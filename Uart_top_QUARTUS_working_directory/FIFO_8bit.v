==> flow/design.v <==
module FIFO_8bit (
    input wire clk,         
    input wire wr_en,       
    input wire rst,         
    input wire start_tx,    
    input wire data_in,     
    output reg [7:0] data_out     
);
    reg [127:0] fifo_reg;   
    reg [3:0] write_ptr, read_ptr;   
    reg [1:0] R_edge;       
    wire D_edge;            
    always @(posedge clk or negedge rst) begin
        if (!rst) begin
            fifo_reg <= 128'b0;
            write_ptr <= 4'b0;
        end else if (wr_en && write_ptr < 16) begin
            fifo_reg[write_ptr * 8 +: 8] <= data_in;
            write_ptr <= write_ptr + 1;
        end
    end
    always @(posedge clk) begin
        if (!start_tx && write_ptr > read_ptr ) begin
            data_out <= fifo_reg[read_ptr * 8 +: 8];
            read_ptr <= read_ptr + 1;
        end
    end
    always @(posedge clk or negedge start_tx) begin
        if (!start_tx) begin
            R_edge <= 2'b00;
        end else begin
            R_edge <= {R_edge[0], start_tx};
        end
    end
    assign D_edge = !R_edge[1] & R_edge[0];
endmodule
* Step by step through the tools: FIFO_8bit
The steps from the RTL of FIFO_8bit to its reports follow in flow order.
Lines are those of the file above, counted from 1.
Cell names lack the library's common part.
Not given: n/a
- Top :: FIFO_8bit
- Clock :: clk
- Standard-cell library :: sky130hd
- Timing corner :: tt_025C_1v80

* After elaboration
Yosys after proc, flatten, opt, wreduce and memory -nomap, before mapping. Enables and synchronous resets that opt folds into registers are not counted as muxes. Memory bits, and registers merged into a memory's read port (data or address), are not among the register bits. Print and check cells are not counted. Equal cells are merged and count once.
- Flip-flop bits (word level) :: 144
- Bits of input ports :: 5
- Output and inout port bits :: 8
- Elaborated cells :: 18
- Add/subtract/negate cells :: 3
- Order comparisons :: 2
- Shift operators :: 3
- Bitwise operators :: 3
- Reductions and logical operators :: 3
** Operators by type and width (count)
- variable shift 1 x 33 -> 128 bit :: 1
- AND 128 bit :: 1
- OR 128 bit :: 1
- variable part select 128 x 8 -> 8 bit :: 1
- inverter 128 bit :: 1
- variable shift 8 x 33 -> 128 bit with constant A :: 1
- negation 7 -> 33 bit :: 1
- adder 4 x 1 -> 4 bit with constant B :: 2
- < comparator 4 x 5 -> 1 bit with constant B :: 1
- greater-than comparator 4 bit :: 1
- logical AND 1 bit :: 2
- zero test 1 bit :: 1

* Depth
Depth = most cells in a row (Yosys ltp): at word level without a register or memory, in the mapped netlist without a sequential cell, where the memories' decode and read muxes count.
- Depth in word-level cells :: 5
- ABC_AREA :: 0
- Gate-level depth with buffers :: 8
- Depth with buffers taken out :: 6

* After synthesis
Yosys stat after the flow's synthesis: flattened, memories mapped to cells. It holds for the ABC_AREA given above (unset counts as 0); a run with the other value may have another netlist.
The area totals of this step are shown rounded.
- Cells in the netlist :: 448
- Mapped area :: 6100 um^2
- Sequential area :: 3700 um^2
- Flip-flop cells :: 144
** Cell types
- dfrtp_1 :: count 132, area in all 3.3E+03 um^2
- nor2b_1 :: count 95, area in all 594.32 um^2
- edfxtp_1 :: count 12, area in all 360.346 um^2
- mux4_2 :: count 16, area in all 360.346 um^2
- mux2i_1 :: count 32, area in all 320.307 um^2
- a221oi_1 :: count 16, area in all 140.134 um^2
- and2_1 :: count 22, area in all 137.632 um^2
- mux2_2 :: count 9, area in all 101.347 um^2
- ha_1 :: count 8, area in all 100.096 um^2
- mux2_1 :: count 6, area in all 67.565 um^2
- a22oi_1 :: count 8, area in all 60.058 um^2
- buf_2 :: count 11, area in all 55.053 um^2
- o21ai_0 :: count 10, area in all 50.048 um^2
- nand2_1 :: count 12, area in all 45.043 um^2
- nor2_1 :: count 10, area in all 37.536 um^2
- nor3_4 :: count 2, area in all 32.531 um^2
- nor3_2 :: count 3, area in all 30.029 um^2
- xnor2_1 :: count 3, area in all 26.275 um^2
Not listed: further types 25, cells in them 41.

* Timing after synthesis
Path of least setup slack by OpenSTA after synthesis, without wires, with an ideal clock, recovery checks aside; 20% of the period is set as input and as output delay. Where synthesis merged equal registers, the netlist keeps one of their names.
- Kind :: reg2reg
- From :: register read_ptr[1]
- To :: register data_out[0]
- Period :: 3.31 ns
- Setup time :: 0.385 ns
- Launch time at the first pin :: 0.000 ns
- Arrival time :: 2.153 ns
- Setup slack :: 0.772 ns
- Delay of the path :: 2.538 ns
- Driving pins on the path :: 9
- Buffers on the path :: 2
- Period reached after synthesis :: 2.538 ns
"delay of the path" = arrival - input delay + setup time.
"driving pins on the path": output pins that drive a net of the path, with the launching flip-flop's if there is one; two outputs of one cell count as two.
"period reached after synthesis" is the clock period less the worst setup slack; recovery checks do not enter. This is arithmetic on one report: input and output delays are still those of the set period (20% each).
Between the ends stands the longest chain of elaborated cells between them, by number of cells; it is not shown to be the way that was timed. Of several equally long chains one is given.
A line is the first line of the expression or statement that the cell stems from. Yosys adds cells for indexed reads and writes and turns some case tables into memories.
Only ways into the end's enable, where the timed path ends, are counted here.
- Cells stage by stage :: edfxtp_1 > buf_2 > buf_1 > inv_1 > ha_1 > nor2b_1 > o21a_1 > o21ai_0 > a21oi_1
- Cells in the longest elaborated chain :: 2
- Elaborated cells on any way between the ends :: 2
- Source lines of those cells :: 1
** Ends and longest elaborated chain, after synthesis
- from (decl) :: line 10 : reg [3:0] write_ptr, read_ptr;
- from (assign) :: line 25 : read_ptr <= read_ptr + 1;
- greater-than comparator 4 bit :: line 23 : if (!start_tx && write_ptr > read_ptr ) begin
- logical AND 1 bit :: line 23
- to (assign) :: line 24 : data_out <= fifo_reg[read_ptr * 8 +: 8];
- to (decl) :: line 7 : output reg [7:0] data_out

* Path in the finished layout
From the final timing report of job 1: the path of least setup slack in the routed layout; clock arrival at registers is part of the times.
- Kind :: reg2reg
- From :: register read_ptr[1]
- To :: register data_out[7]
- Period :: 3.77 ns
- Setup time :: 0.29 ns
- Launch time at the first pin :: 0.41 ns
- Arrival time :: 2.91 ns
- Setup slack :: 0.98 ns
- Driving pins on the path :: 10
- Buffers on the path :: 3
Between the ends stands the longest chain of elaborated cells between them, by number of cells; it is not shown to be the way that was timed. Of several equally long chains one is given.
Only ways into the end's enable, where the timed path ends, are counted here.
- Cells stage by stage :: edfxtp_1 > buf_2 > buf_1 > inv_1 > ha_1 > nor2b_1 > o21a_1 > o21ai_0 > a21oi_2 > buf_6
- Cells in the longest elaborated chain :: 2
- Elaborated cells on any way between the ends :: 2
- Source lines of those cells :: 1
** Ends and longest elaborated chain, after layout
- from (decl) :: line 10 : reg [3:0] write_ptr, read_ptr;
- from (assign) :: line 25 : read_ptr <= read_ptr + 1;
- greater-than comparator 4 bit :: line 23 : if (!start_tx && write_ptr > read_ptr ) begin
- logical AND 1 bit :: line 23
- to (assign) :: line 24 : data_out <= fifo_reg[read_ptr * 8 +: 8];
- to (decl) :: line 7 : output reg [7:0] data_out

Subject: flow runs of FIFO_8bit

Hi,

FIFO_8bit through Yosys and OpenROAD on sky130hd: 2 stored runs, unordered, with their settings and measured results. The constraints put input and output delay at 20% of the set period each and load the outputs with 0.01 pF.
"achieved clock period": clock period set for the run, less the worst setup slack. It is reckoned from that one timing run; input and output delays stay at 20% of the period that was set.
"time of the worst setup path" means the part of the period allowed to the worst setup path (the constraints hold back 20% at inputs and 20% at outputs) less its slack; where the path has registers, the arrival times of their clocks count too.
By "total power of the final layout" is meant OpenSTA's value without simulated activity: inputs other than the clock are taken to toggle once in ten clock periods, and the tool carries that through the logic.
The measured numbers are rounded.

** Job 1
- Settings :: period_ns=3.77; CORE_UTILIZATION=41; SETUP_SLACK_MARGIN=0.72; PLACE_DENSITY=0.85; CORE_ASPECT_RATIO=1.15; CELL_PAD_IN_SITES_GLOBAL_PLACEMENT=3; CELL_PAD_IN_SITES_DETAIL_PLACEMENT=1; GPL_TIMING_DRIVEN=0; CTS_CLUSTER_SIZE=82; CTS_CLUSTER_DIAMETER=290; CAP_MARGIN=20; CORE_MARGIN=2; SLEW_MARGIN=20
- Area of the die :: 16000 um^2
- Time of the worst setup path :: 2.79 ns
- Critical path type :: reg2reg
- Utilization of the finished layout :: 49 %
- Worst setup slack after layout :: 0.98 ns
- Total negative slack on setup checks :: 0.000 ns
- Chip area in the Yosys report :: 6100 um^2
- Achieved clock period :: 2.790 ns
- Standard-cell area of the final layout :: 7000 um^2
- Total power of the final layout :: 4900 uW

** Job 2
- Settings :: period_ns=2.57; SETUP_SLACK_MARGIN=0.2; CAP_MARGIN=20; CORE_MARGIN=2; CORE_UTILIZATION=40; SLEW_MARGIN=20
- Area of the die :: 16000 um^2
- Total power of the final layout :: 7500 uW
- Achieved clock period :: 2.199 ns
- Worst setup slack after layout :: 0.37 ns
- Chip area in the Yosys report :: 6100 um^2
- Standard-cell area of the final layout :: 7200 um^2
- Total negative slack on setup checks :: 0.000 ns
- Utilization of the finished layout :: 48 %
- Time of the worst setup path :: 2.20 ns
- Critical path type :: reg2reg

Regards
